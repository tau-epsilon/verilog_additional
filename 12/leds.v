==> flow/design.v <==
module led_blink (
    input clk,
    input [1:0] speed,
    output reg led
);
    reg [31:0] counter;
    always @(posedge clk) begin
        counter <= counter + 1;
        case (speed)
            2'b00: led <= counter[23];
            2'b01: led <= counter[25];
            2'b10: led <= counter[27];
            2'b11: led <= counter[29];
        endcase
    end
endmodule
**Step by step through the tools: led_blink**

What the tools print for led_blink, step after step.
Lines are those of the file above, counted from 1.
Library cell names are shortened.
A cell with -- has no value.

- Top module: led_blink
- Clock input: clk
- Standard-cell library: sky130hd
- Timing corner: tt_025C_1v80

**Elaborated design**

Yosys after proc, flatten, opt, wreduce and memory -nomap, before mapping. Enables and synchronous resets that opt folds into registers are not counted as muxes. Memory bits, and registers merged into a memory's read port (data or address), are not among the register bits. Print and check cells are not counted. Equal cells are merged and count once.

- Bits of input ports: 3
- Output and inout port bits: 1
- Register bits: 33
- Elaborated cells: 8

- Add/sub/neg operators: 1
- Eq/ne operators: 3
- Reductions and logical operators: 1
- Muxes and demuxes: 1

Operators by type and width:

| cell | number |
|---|---|
| 32-bit by 1-bit adder with 32-bit output with constant B | 1 |
| 2-bit equality test with constant B | 2 |
| 1-bit case mux with 4-bit select | 1 |
| 2-bit by 1-bit equality test with 1-bit output with constant B | 1 |
| 2-bit logical NOT | 1 |

**Depth**

Longest topological path by Yosys (ltp), each cell counted once; first at word level (registers and memories cut), then after technology mapping (sequential cells cut; the memories' decode and read muxes count).

- Depth after elaboration: 2
- ABC_AREA: 0
- Gate-level depth with buffers: 5
- Mapped depth without buffers: 5

**Mapped cells and area**

The flow's flattened synthesis, as Yosys stat reports it; memories are mapped. The netlist is that of the ABC_AREA named above (0 if unset); the other value can give another one.

Cell types:

| cell type | number | area in all (sq um) |
|---|---|---|
| dfxtp_1 | 31 | 620.595 |
| xnor2_1 | 20 | 175.168 |
| xor2_1 | 8 | 70.067 |
| nand4_1 | 8 | 50.048 |
| nand3_1 | 9 | 45.043 |
| and2_1 | 5 | 31.28 |
| and3_1 | 4 | 25.024 |
| mux4_2 | 1 | 22.522 |
| nand2_1 | 6 | 22.522 |
| nand4_4 | 1 | 21.27 |
| nor4_4 | 1 | 21.27 |
| and4_1 | 2 | 17.517 |
| nor2_1 | 4 | 15.014 |
| ha_1 | 1 | 12.512 |
| nand4_2 | 1 | 12.512 |
| and4_2 | 1 | 10.01 |
| and3_2 | 1 | 7.507 |
| clkbuf_1 | 2 | 7.507 |

Not listed: further types 5, cells in them 6.

- Synthesis area: 0.0012187 sq mm
- Flip-flop cells: 31
- Buffers: 2
- Cells in the netlist: 112
- Sequential area: 0.0006206 sq mm

**Worst setup path after synthesis**

OpenSTA on the mapped netlist: ideal clock, no wires. The path of least setup slack (recovery checks aside). Input and output delay are each 20% of the period. Register names are those of the netlist, which keeps one name where synthesis merged equal registers.

- Path kind: flip-flop to flip-flop
- Start point: register counter[7]
- End point: register counter[27]
- Driving pins on the path: 5
- Data arrival time: 1.303 ns
- Path buffers: 0
- Period: 1.43 ns
- Data required time: 1.312 ns
- Setup slack: 0.008 ns
- Setup time: 0.118 ns
- Time at the first pin: 0.000 ns
- Delay of the path: 1.421 ns
- Synthesis period reached: 1.422 ns

"delay of the path" = arrival - input delay + setup time.
"driving pins on the path": output pins that drive a net of the path, with the launching flip-flop's if there is one; two outputs of one cell count as two.
"synthesis period reached" is the clock period less the worst setup slack; recovery checks do not enter. This is arithmetic on one report: input and output delays are still those of the set period (20% each).
Between the ends stands the longest chain of elaborated cells between them, by number of cells; it is not shown to be the way that was timed. Of several equally long chains one is given.
Each line given opens the expression or statement behind the cell; cells for indexed reads and writes are added by Yosys, which also makes memories of some case tables.

- Cell sequence: dfxtp_1 -> nand4_4 -> nor4_4 -> nand4_1 -> xnor2_1
- Cells in the longest elaborated chain: 1
- Elaborated cells on any way between the ends: 1
- RTL lines with such cells: 1
- Classes of those cells: 1 x add/sub

Ends and longest elaborated chain, after synthesis:

| what | line | RTL |
|---|---|---|
| from (decl) | 6 | `reg [31:0] counter;` |
| from (assign) | 8 | `counter <= counter + 1;` |
| 32-bit by 1-bit adder with 32-bit output | 8 |  |
| to (assign) | 8 |  |
| to (decl) | 6 |  |

**Timing after layout**

From the final timing report of flow run 1: the path of least setup slack in the routed layout; clock arrival at registers is part of the times.

- Path kind: flip-flop to flip-flop
- Start point: register counter[4]
- End point: register counter[25]
- Data required time: 1.35 ns
- Time at the first pin: 0.27 ns
- Setup time: 0.11 ns
- Data arrival time: 1.49 ns
- Driving pins on the path: 6
- Path buffers: 1
- Setup slack: -0.14 ns
- Period: 1.18 ns

Between the ends stands the longest chain of elaborated cells between them, by number of cells; it is not shown to be the way that was timed. Of several equally long chains one is given.

- Cell sequence: dfxtp_4 -> nand4_4 -> nor4_4 -> buf_6 -> nand4_1 -> xnor2_1
- Cells in the longest elaborated chain: 1
- Elaborated cells on any way between the ends: 1
- RTL lines with such cells: 1
- Classes of those cells: 1 x add/sub

Ends and longest elaborated chain, post-layout:

| what | line | RTL |
|---|---|---|
| from (decl) | 6 | `reg [31:0] counter;` |
| from (assign) | 8 | `counter <= counter + 1;` |
| 32-bit by 1-bit adder with 32-bit output | 8 |  |
| to (assign) | 8 |  |
| to (decl) | 6 |  |

==> runs of led_blink <==
Module led_blink, platform sky130hd: 2 stored runs of the flow (Yosys, OpenROAD) with differing settings, in no particular order. Input and output delays are each 20% of the period that was set; the output load is 0.01 pF.
"time on the worst setup path" is the time allowed to the run's worst setup path (the clock period less input and output delay, where it has them) less its slack. Clock arrival times count: a late capture clock shortens it, a late launch clock lengthens it.

### Flow run 1

==> flow/run.sh <==
#!/bin/bash
# the make line also repeats the synthesis and layout settings of config.mk as NAME=value (left out here)
make -C /OpenROAD-flow-scripts/flow DESIGN_CONFIG=/design/flow/config.mk WORK_HOME=/design/flow/orfs CLKGATE_MAP_FILE= finish
==> flow/config.mk <==
export PLATFORM = sky130hd
export DESIGN_NAME = led_blink
export DESIGN_NICKNAME = led_blink
export VERILOG_FILES = /design/flow/design.v
export SDC_FILE = /design/flow/constraint.sdc
export NUM_CORES = 4
export LEC_CHECK = 0
export ABC_AREA = 0
export CAP_MARGIN = 0
export CELL_PAD_IN_SITES_GLOBAL_PLACEMENT = 2
export CORE_ASPECT_RATIO = 0.53
export CORE_MARGIN = 8
export CORE_UTILIZATION = 33
export CTS_CLUSTER_DIAMETER = 222
export CTS_CLUSTER_SIZE = 19
export GPL_TIMING_DRIVEN = 1
export PLACE_DENSITY = 0.76
export SLEW_MARGIN = 20
==> flow/constraint.sdc <==
create_clock -name core_clock -period 1.18 [get_ports {clk}]
set_input_delay 0.2360 -clock core_clock [delete_from_list [all_inputs] [get_ports {clk}]]
set_output_delay 0.2360 -clock core_clock [all_outputs]
set_load 0.01 [all_outputs]

Results of flow run 1:
- Total die area: 0.0059924 sq mm
- Worst setup slack after layout: -0.140 ns
- Time on the worst setup path: 1.32 ns
- Critical path kind: flip-flop to flip-flop
- Synthesized cell area: 0.0012187 sq mm
- Final design utilization: 50.1%

### Flow run 2

==> flow/run.sh <==
#!/bin/bash
# the make line also repeats the synthesis and layout settings of config.mk as NAME=value (left out here)
make -C /OpenROAD-flow-scripts/flow DESIGN_CONFIG=/design/flow/config.mk WORK_HOME=/design/flow/orfs CLKGATE_MAP_FILE= finish
==> flow/config.mk <==
export PLATFORM = sky130hd
export DESIGN_NAME = led_blink
export DESIGN_NICKNAME = led_blink
export VERILOG_FILES = /design/flow/design.v
export SDC_FILE = /design/flow/constraint.sdc
export NUM_CORES = 4
export LEC_CHECK = 0
export CAP_MARGIN = 20
export CELL_PAD_IN_SITES_DETAIL_PLACEMENT = 2
export CORE_MARGIN = 2
export CORE_UTILIZATION = 54
export CTS_CLUSTER_DIAMETER = 137
export MAX_ROUTING_LAYER = met4
export PLACE_DENSITY_LB_ADDON = 0.24
export SETUP_SLACK_MARGIN = 0.34
export SLEW_MARGIN = 20
==> flow/constraint.sdc <==
create_clock -name core_clock -period 1.33 [get_ports {clk}]
set_input_delay 0.2660 -clock core_clock [delete_from_list [all_inputs] [get_ports {clk}]]
set_output_delay 0.2660 -clock core_clock [all_outputs]
set_load 0.01 [all_outputs]

Outcome of flow run 2: unfinished; error DPL-0033 in placement
