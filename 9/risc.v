==> flow/design.v <==
module simple_risc_proc (
    input clk,              
    input reset,            
    input [15:0] instr,     
    output reg [15:0] result,  
    output reg [15:0] regA,   
    output reg [15:0] regB    
);
    parameter ADD = 4'b0001;
    parameter SUB = 4'b0010;
    parameter MUL = 4'b0011;
    parameter DIV = 4'b0100;
    reg [3:0] opcode;        
    reg [15:0] operand1;     
    reg [15:0] operand2;     
    always @(posedge clk or posedge reset) begin
        if (reset) begin
            regA <= 16'b0;
            regB <= 16'b0;
            result <= 16'b0;
        end else begin
            opcode <= instr[15:12];  
            operand1 <= instr[11:6];  
            operand2 <= instr[5:0];   
            case (opcode)
                ADD: result <= operand1 + operand2;  
                SUB: result <= operand1 - operand2;  
                MUL: result <= operand1 * operand2;  
                DIV: result <= (operand2 != 0) ? operand1 / operand2 : 16'hFFFF;  
                default: result <= 16'h0000;  
            endcase
            regA <= operand1;
            regB <= operand2;
        end
    end
endmodule
Reports on simple_risc_proc
The steps from the RTL of simple_risc_proc to its reports follow in flow order. Line numbers count from 1 in the design file above. Operators carry their Yosys type and port widths (W data, S select, Z words). Cell names lack the library's common part. Not given: -

Top module: simple_risc_proc. Clock: clk. Standard-cell library: sky130hd. Library corner: tt_025C_1v80.

Elaborated design
Yosys after proc, flatten, opt, wreduce and memory -nomap, before mapping. Enables and synchronous resets that opt folds into registers are not counted as muxes. Memory bits, and registers merged into a memory's read port (data or address), are not among the register bits. Print and check cells are not counted. Equal cells are merged and count once.

The entry for bits of input ports reads 18. The entry for output and inout port bits reads 48. The entry for elaborated cells reads 17. Under bits in registers stands 44.

For multiply operators the number is 1. The entry for mux-type cells reads 2. The figure for divide/modulo/power cells is 1. The figure for reduce/logical cells is 1. The figure for equality and inequality tests is 4. The figure for add/subtract/negate cells is 2.

Operators with widths (number): $div A6 B6 Y16 (1); $mul A6 B6 Y12 (1); $pmux W16 S4 (1); $reduce_bool A16 Y1 (1); $mux W16 (1); $eq A4 B2 Y1 const B (2); $add A6 B6 Y7 (1); $sub A6 B6 Y7 (1); $eq A4 B1 Y1 const B (1); $eq A4 B3 Y1 const B (1).

Depth
Depth = most cells in a row (Yosys ltp): at word level without a register or memory, in the mapped netlist without a sequential cell, where the memories' decode and read muxes count.

For depth after elaboration the number is 3. For ABC_AREA the number is 0. The figure for gate-level depth with buffers is 140. For mapped depth without buffers the number is 134.

After synthesis
The flow's flattened synthesis, as Yosys stat reports it; memories are mapped. The netlist is that of the ABC_AREA named above (0 if unset); the other value can give another one.

Cell area after synthesis: 8231.6 um^2. The entry for mapped flip-flops reads 44. Under sequential part of the area stands 1181.1 um^2. The figure for buffer cells is 34. For cells in the netlist the number is 1004.

Cell types: ha_1 (number 116, area in all 1.45E+03 um^2); dfrtp_1 (number 28, area in all 700.672 um^2); edfxtp_1 (number 16, area in all 480.461 um^2); fa_1 (number 19, area in all 380.365 um^2); nor2_1 (number 97, area in all 364.099 um^2); o21a_1 (number 48, area in all 360.346 um^2); a21oi_1 (number 60, area in all 300.288 um^2); nand2_1 (number 78, area in all 292.781 um^2); o21ai_0 (number 53, area in all 265.254 um^2); nor3_1 (number 47, area in all 235.226 um^2); a21o_1 (number 30, area in all 225.216 um^2); inv_1 (number 58, area in all 217.709 um^2); xnor2_1 (number 24, area in all 210.202 um^2); o211ai_1 (number 22, area in all 165.158 um^2); buf_4 (number 21, area in all 157.651 um^2); xor2_1 (number 17, area in all 148.893 um^2); mux2_2 (number 13, area in all 146.39 um^2); mux2_4 (number 6, area in all 90.086 um^2).

Other cell types: 83; their cells: 251.

Path before layout
OpenSTA on the mapped netlist: ideal clock, no wires. The path of least setup slack (recovery checks aside). Input and output delay are each 20% of the period. Register names are those of the netlist, which keeps one name where synthesis merged equal registers.

Path type: flip-flop to flip-flop. Start point: register operand2[1]. End point: register result[0]. The figure for delay of the path is 24.680 ns. The entry for launch time at the first pin reads 0.000 ns. Required time: 24.561 ns. Stages: 130. Arrival time: 24.541 ns. For library setup time the number is 0.139 ns. Under period stands 24.7 ns. The entry for path slack reads 0.020 ns. The entry for buffers on the path reads 6. Under synthesis period reached stands 24.68 ns.

"delay of the path" = arrival - input delay + setup time. "stages": output pins that drive a net of the path, with the launching flip-flop's if there is one; two outputs of one cell count as two. "synthesis period reached" = period - worst setup slack (recovery checks aside). The figure is calculated, with input and output delays left at 20% of the set period. The rows between start and end are the longest chain of elaborated cells between them; the timing report does not say that the signal goes this way. Where chains are equally long, one stands for them. Each line given opens the expression or statement behind the cell; cells for indexed reads and writes are added by Yosys, which also makes memories of some case tables. At most two assigning lines are given for a register; there are more.

Path through: edfxtp_1 inv_1 ha_1 o211ai_1 a211o_1 o31ai_1 ha_1 o21a_1 o221ai_4 o311ai_2 nand2_1 inv_1 ha_1 or2_1 o2111ai_1 nand2_1 a211oi_2 nor2_1 [... 94 more ...] a21o_1 a21o_1 a21oi_1 nand4_2 nor4b_4 mux2i_1 ha_1 o21ai_0 nand2b_1 a21o_1 a21oi_1 nor2b_1 o21ai_0 nand4_1 a21oi_1 nand3b_1 nor4bb_1 a32oi_1. The entry for cells in the longest elaborated chain reads 3. The entry for elaborated cells on any way between the ends reads 4. The figure for source lines of those cells is 2. Classes of those cells: 1 x div; 2 x mux; 1 x reduce/logical.

Ends and longest elaborated chain, after synthesis: from (assign) (line 24) `operand2 <= instr[5:0];`; $div A6 B6 Y16 (line 29) `DIV: result <= (operand2 != 0) ? operand1 / operand2 : 16'hFFFF;`; $mux W16 (line 29); $pmux W16 S4 (line 25) `case (opcode)`; to (assign) (line 26) `ADD: result <= operand1 + operand2;`; to (assign) (line 27) `SUB: result <= operand1 - operand2;`; to (decl) (line 5) `output reg [15:0] result,`.

Path in the finished layout
Path of least setup slack in the final report of stored run 1 (OpenROAD, finished layout, wires in). Where an end is a register, its clock arrival counts in the times.

Path type: flip-flop to flip-flop. Start point: register operand2[2]. End point: register result[0]. Arrival time: 27.35 ns. Required time: 31.06 ns. For library setup time the number is 0.13 ns. The entry for buffers on the path reads 2. The entry for path slack reads 3.70 ns. Stages: 124. Under period stands 30.9 ns. The entry for launch time at the first pin reads 0.29 ns.

The rows between start and end are the longest chain of elaborated cells between them; the timing report does not say that the signal goes this way. Where chains are equally long, one stands for them. At most two assigning lines are given for a register; there are more.

Path through: edfxtp_1 inv_1 buf_4 ha_1 o211ai_1 a211o_1 o31ai_1 ha_1 o21a_1 o221ai_4 o311ai_2 nand2_1 inv_1 ha_1 or2_1 o2111ai_1 nand2_1 a211oi_2 [... 88 more ...] a21o_1 a21oi_1 nand4_2 nor4b_4 buf_4 mux2i_1 ha_1 o21ai_0 nand2b_1 a21o_1 a21oi_1 nor2b_1 o21ai_0 nand4_1 a21oi_1 nand3b_1 nor4bb_1 a32oi_1. The entry for cells in the longest elaborated chain reads 3. The entry for elaborated cells on any way between the ends reads 4. The figure for source lines of those cells is 2. Classes of those cells: 1 x div; 2 x mux; 1 x reduce/logical.

Ends and longest elaborated chain, post-layout: from (assign) (line 24) `operand2 <= instr[5:0];`; $div A6 B6 Y16 (line 29) `DIV: result <= (operand2 != 0) ? operand1 / operand2 : 16'hFFFF;`; $mux W16 (line 29); $pmux W16 S4 (line 25) `case (opcode)`; to (assign) (line 26) `ADD: result <= operand1 + operand2;`; to (assign) (line 27) `SUB: result <= operand1 - operand2;`; to (decl) (line 5) `output reg [15:0] result,`.

## Implementation results

Module simple_risc_proc, platform sky130hd: 2 stored runs of the flow (Yosys, OpenROAD) with differing settings, in no particular order. Input and output delays are each 20% of the period that was set; the output load is 0.01 pF. By "allowed time less slack (worst setup path)" is meant the share of the clock period that the worst setup path is allowed (20% is reserved at inputs, 20% at outputs), minus its slack. Clock arrival times at its registers enter into it.

Files of stored run 1:
==> flow/run.sh <==
#!/bin/bash
# the make line also repeats the synthesis and layout settings of config.mk as NAME=value (left out here)
make -C /OpenROAD-flow-scripts/flow DESIGN_CONFIG=/design/flow/config.mk WORK_HOME=/design/flow/orfs CLKGATE_MAP_FILE= finish
==> flow/config.mk <==
export PLATFORM = sky130hd
export DESIGN_NAME = simple_risc_proc
export DESIGN_NICKNAME = simple_risc_proc
export VERILOG_FILES = /design/flow/design.v
export SDC_FILE = /design/flow/constraint.sdc
export NUM_CORES = 4
export LEC_CHECK = 0
export CAP_MARGIN = 20
export CORE_MARGIN = 2
export CORE_UTILIZATION = 40
export SETUP_SLACK_MARGIN = 1.3
export SLEW_MARGIN = 20
==> flow/constraint.sdc <==
create_clock -name core_clock -period 30.9 [get_ports {clk}]
set_input_delay 6.1800 -clock core_clock [delete_from_list [all_inputs] [get_ports {clk}]]
set_output_delay 6.1800 -clock core_clock [all_outputs]
set_load 0.01 [all_outputs]

Results of stored run 1. The worst hold slack in the final report is 0.501 ns. The setup slack of the worst path comes to 3.704 ns. The chip area after synthesis (Yosys) stands at 8231.6 um^2. The post-layout utilization stands at 45.7 %. The area inside the die boundary is 21743.0 um^2. The allowed time less slack (worst setup path) is 27.20 ns. Worst setup path type: flip-flop to flip-flop. For the sum of negative setup slack the run shows 0.000 ns.

Files of stored run 2:
==> flow/run.sh <==
#!/bin/bash
# the make line also repeats the synthesis and layout settings of config.mk as NAME=value (left out here)
make -C /OpenROAD-flow-scripts/flow DESIGN_CONFIG=/design/flow/config.mk WORK_HOME=/design/flow/orfs CLKGATE_MAP_FILE= finish
==> flow/config.mk <==
export PLATFORM = sky130hd
export DESIGN_NAME = simple_risc_proc
export DESIGN_NICKNAME = simple_risc_proc
export VERILOG_FILES = /design/flow/design.v
export SDC_FILE = /design/flow/constraint.sdc
export NUM_CORES = 4
export LEC_CHECK = 0
export ABC_AREA = 0
export CAP_MARGIN = 20
export CORE_MARGIN = 2
export CORE_UTILIZATION = 24
export GPL_ROUTABILITY_DRIVEN = 0
export MAX_ROUTING_LAYER = met4
export MIN_ROUTING_LAYER = met2
export PLACE_DENSITY_LB_ADDON = 0.26
export SLEW_MARGIN = 40
==> flow/constraint.sdc <==
create_clock -name core_clock -period 44.4 [get_ports {clk}]
set_input_delay 8.8800 -clock core_clock [delete_from_list [all_inputs] [get_ports {clk}]]
set_output_delay 8.8800 -clock core_clock [all_outputs]
set_load 0.01 [all_outputs]

Results of stored run 2. The worst hold slack in the final report is 0.559 ns. The setup slack of the worst path comes to 15.215 ns. The chip area after synthesis (Yosys) stands at 8231.6 um^2. The post-layout utilization stands at 27.9 %. The area inside the die boundary is 35796.6 um^2. The allowed time less slack (worst setup path) is 29.19 ns. Worst setup path type: flip-flop to flip-flop. For the sum of negative setup slack the run shows 0.000 ns.
